==> flow/design.v <==
`timescale 1ns / 1ps
module ClkDiv(clk,rst,refclk,remclk);
input clk,rst;
output reg refclk;
output reg remclk;
reg [15:0]refcount;
reg [26:0] remcount;
always@(posedge clk)
begin
if(rst)
begin
refclk<=1'b1;
refcount<=16'd0;
end
else
begin
if(refcount==16'd45000)
begin
refclk<=~refclk;
refcount<=16'd1;
end
else refcount<=refcount+1;
end
end
always@(posedge clk)
begin
if(rst)
begin
remclk<=1'b1;
remcount<=27'd0;
end
else
begin
if(remcount==27'd112500000)
begin
remclk<=~remclk;
remcount<=27'd1;
end
else remcount<=remcount+1;
end
end
endmodule
Tool chain data of ClkDiv
The steps from the RTL of ClkDiv to its reports follow in flow order.
Lines are those of the file above, counted from 1.
Library cell names are shortened.
{"block": "inputs", "top": "ClkDiv", "clk_port": "clk", "cell_library": "sky130hd", "lib_corner": "tt_025C_1v80"}

Word-level counts
Yosys after proc, flatten, opt, wreduce and memory -nomap, before mapping. Enables and synchronous resets that opt folds into registers are not counted as muxes. Memory bits, and registers merged into a memory's read port (data or address), are not among the register bits. Print and check cells are not counted. Equal cells are merged and count once.
{"block": "op_classes", "add_sub_neg": 2, "n_mul": 0, "n_div": 0, "cmp": 0, "eq_ne": 2, "shifts": 0, "muxes": 2, "bitwise": 2, "reduce_and_logical": 2}
{"block": "op_table", "operator": "adder 27 x 1 -> 27 bit (second input constant)", "n": 1}
{"block": "op_table", "operator": "equality test 27 bit (second input constant)", "n": 1}
{"block": "op_table", "operator": "adder 16 x 1 -> 16 bit (second input constant)", "n": 1}
{"block": "op_table", "operator": "equality test 16 bit (second input constant)", "n": 1}
{"block": "op_table", "operator": "OR reduction 2 bit", "n": 2}
{"block": "op_table", "operator": "inverter 1 bit", "n": 2}
{"block": "op_table", "operator": "two-way mux 1 bit", "n": 2}
{"block": "word_totals", "reg_bits": 45, "latchBits": 0, "mem_bits_rw": 0, "mem_bits_ro": 0, "clocked_rd_ports_x_width": 0, "n_memories": 0, "in_bits": 2, "out_inout_bits": 2, "wordCells": 16}

Longest topological paths
Yosys ltp: most cells in a row. Word level: on the elaborated netlist, between registers, memories and ports. Mapped: between sequential cells and ports; inverters and the memories' decode and read muxes count.
{"block": "logic_depth", "word_depth": 2, "ABC_AREA": 0, "depth_mapped": 7, "ltp_nobuf": 6}

Mapped cells and area
Source: synth_stat.txt of the flow (Yosys; design flattened, memories mapped). It holds for the ABC_AREA given above (unset counts as 0); a run with the other value may have another netlist.
The area totals of this step are shown rounded.
{"block": "mapped", "cells": 242, "yosys_area_um2": 2100, "seq_area_um2": 900, "flip_flops": 45, "n_buf": 6}
{"block": "types", "cell": "dfxtp_1", "n": 45, "type_area_um2": 900.864}
{"block": "types", "cell": "xnor2_1", "n": 21, "type_area_um2": 183.926}
{"block": "types", "cell": "nor2_1", "n": 32, "type_area_um2": 120.115}
{"block": "types", "cell": "nand3_1", "n": 16, "type_area_um2": 80.077}
{"block": "types", "cell": "a21oi_1", "n": 14, "type_area_um2": 70.067}
{"block": "types", "cell": "nand2_1", "n": 14, "type_area_um2": 52.55}
{"block": "types", "cell": "or4_1", "n": 7, "type_area_um2": 52.55}
{"block": "types", "cell": "xor2_1", "n": 6, "type_area_um2": 52.55}
{"block": "types", "cell": "ha_1", "n": 4, "type_area_um2": 50.048}
{"block": "types", "cell": "inv_1", "n": 13, "type_area_um2": 48.797}
{"block": "types", "cell": "nand4_1", "n": 7, "type_area_um2": 43.792}
{"block": "types", "cell": "nor3_1", "n": 8, "type_area_um2": 40.038}
{"block": "types", "cell": "o21ai_0", "n": 8, "type_area_um2": 40.038}
{"block": "types", "cell": "nor4_1", "n": 6, "type_area_um2": 37.536}
{"block": "types", "cell": "o31ai_1", "n": 5, "type_area_um2": 37.536}
{"block": "types", "cell": "and3_1", "n": 4, "type_area_um2": 25.024}
{"block": "types", "cell": "or3_1", "n": 4, "type_area_um2": 25.024}
{"block": "types", "cell": "buf_6", "n": 2, "type_area_um2": 22.522}
Not listed: further types 18, cells in them 26.

Timing after synthesis
Source: OpenSTA report_checks on the synthesized netlist (no wires, ideal clock, input and output delay 20% of the period each), path of least setup slack; recovery checks are left aside. Register names are those of the netlist, which keeps one name where synthesis merged equal registers.
{"block": "synth_path", "path_type": "flip-flop to flip-flop", "startpoint": "reg refcount[0]", "endpoint": "reg refcount[10]", "tclk_ns": 2.71, "setup_ns": 0.117, "launch_ns": 0.000, "t_arrival_ns": 1.858, "required_time_ns": 2.593, "slack_ns": 0.735, "delay_ns": 1.975, "driving_pins": 8, "n_path_buf": 1, "synth_period_reached_ns": 1.975}
"delay_ns" = arrival - input delay + setup time.
"driving_pins" counts driving pins, that of a launching flip-flop among them; a cell with two outputs on the path counts twice.
"synth_period_reached_ns" = period - worst setup slack (recovery checks aside). The figure is calculated, with input and output delays left at 20% of the set period.
The rows between start and end are the longest chain of elaborated cells between them; the timing report does not say that the signal goes this way. Where chains are equally long, one stands for them.
A line is the first line of the expression or statement that the cell stems from. Yosys adds cells for indexed reads and writes and turns some case tables into memories.
A register here has more assigning lines than the two given.
{"block": "synth_between", "cell_sequence": "dfxtp_1 -> inv_1 -> ha_1 -> or4bb_1 -> or4_1 -> nand2_1 -> buf_2 -> nor2_1", "elab_chain_len": 2, "cells_between": 3, "lines_between": 2, "classes_between": "add/sub (1); eq/ne (1); reduce/logical (1)"}
{"block": "synth_lines", "element": "start: declaration", "line_no": 6, "text": "reg [15:0]refcount;"}
{"block": "synth_lines", "element": "start: assignment", "line_no": 13, "text": "refcount<=16'd0;"}
{"block": "synth_lines", "element": "start: assignment", "line_no": 22, "text": "else refcount<=refcount+1;"}
{"block": "synth_lines", "element": "equality test 16 bit", "line_no": 17, "text": "if(refcount==16'd45000)"}
{"block": "synth_lines", "element": "OR reduction 2 bit"}
{"block": "synth_lines", "element": "end: assignment", "line_no": 20, "text": "refcount<=16'd1;"}
{"block": "synth_lines", "element": "end: assignment", "line_no": 22}
{"block": "synth_lines", "element": "end: declaration", "line_no": 6}

Timing after layout
From the final timing report of job 1: the path of least setup slack in the routed layout; clock arrival at registers is part of the times.
{"block": "layout_path", "path_type": "flip-flop to flip-flop", "startpoint": "reg refcount[0]", "endpoint": "reg refcount[10]", "tclk_ns": 1.58, "setup_ns": 0.10, "launch_ns": 0.30, "t_arrival_ns": 1.99, "required_time_ns": 1.78, "slack_ns": -0.21, "driving_pins": 7, "n_path_buf": 0}
The rows between start and end are the longest chain of elaborated cells between them; the timing report does not say that the signal goes this way. Where chains are equally long, one stands for them.
A register here has more assigning lines than the two given.
{"block": "layout_between", "cell_sequence": "dfxtp_2 -> inv_2 -> ha_1 -> or4bb_1 -> or4_4 -> nand2_8 -> nor2_1", "elab_chain_len": 2, "cells_between": 3, "lines_between": 2, "classes_between": "add/sub (1); eq/ne (1); reduce/logical (1)"}
{"block": "layout_lines", "element": "start: declaration", "line_no": 6, "text": "reg [15:0]refcount;"}
{"block": "layout_lines", "element": "start: assignment", "line_no": 13, "text": "refcount<=16'd0;"}
{"block": "layout_lines", "element": "start: assignment", "line_no": 22, "text": "else refcount<=refcount+1;"}
{"block": "layout_lines", "element": "equality test 16 bit", "line_no": 17, "text": "if(refcount==16'd45000)"}
{"block": "layout_lines", "element": "OR reduction 2 bit"}
{"block": "layout_lines", "element": "end: assignment", "line_no": 20, "text": "refcount<=16'd1;"}
{"block": "layout_lines", "element": "end: assignment", "line_no": 22}
{"block": "layout_lines", "element": "end: declaration", "line_no": 6}

FLOW RESULTS
============

Design ClkDiv on sky130hd. What follows are 2 stored runs of the flow, each under its own settings; their order means nothing. The constraints put input and output delay at 20% of the set period each and load the outputs with 0.01 pF.
"achieved_clock_period_ns" = clock period - worst setup slack. The figure is calculated, with input and output delays left at 20% of the set period.
By "timing.worst_path_ns" is meant the share of the clock period that the worst setup path is allowed (20% is reserved at inputs, 20% at outputs), minus its slack. Clock arrival times at its registers enter into it.
"total_power_uw" rests on the timing tool's default activity at the inputs, not on a simulated workload.
Values from the reports are rounded here.

{"run": "job 1", "settings": { "period_ns": 1.58, "CAP_MARGIN": 20, "CORE_MARGIN": 2, "CORE_UTILIZATION": 40, "SLEW_MARGIN": 20 }, "results": { "ys_area_um2": 2100, "design_die_area_um2": 5900, "post_route_stdcell_area_um2": 3000, "worst_setup_slack_ns": -0.21, "total_power_uw": 2200, "achieved_clock_period_ns": 1.787, "timing.worst_path_ns": 1.79, "worst_path_kind": "flip-flop to flip-flop" }}
{"run": "job 2", "settings": { "period_ns": 2.29, "CORE_UTILIZATION": 59, "PLACE_DENSITY_LB_ADDON": 0.27, "CORE_MARGIN": 8, "CELL_PAD_IN_SITES_GLOBAL_PLACEMENT": 2, "CELL_PAD_IN_SITES_DETAIL_PLACEMENT": 0, "TNS_END_PERCENT": 50, "ABC_AREA": 0, "MAX_ROUTING_LAYER": "met5", "CAP_MARGIN": 20, "SLEW_MARGIN": 20 }, "outcome": "no final report: placement broke off with FLW-0024"}
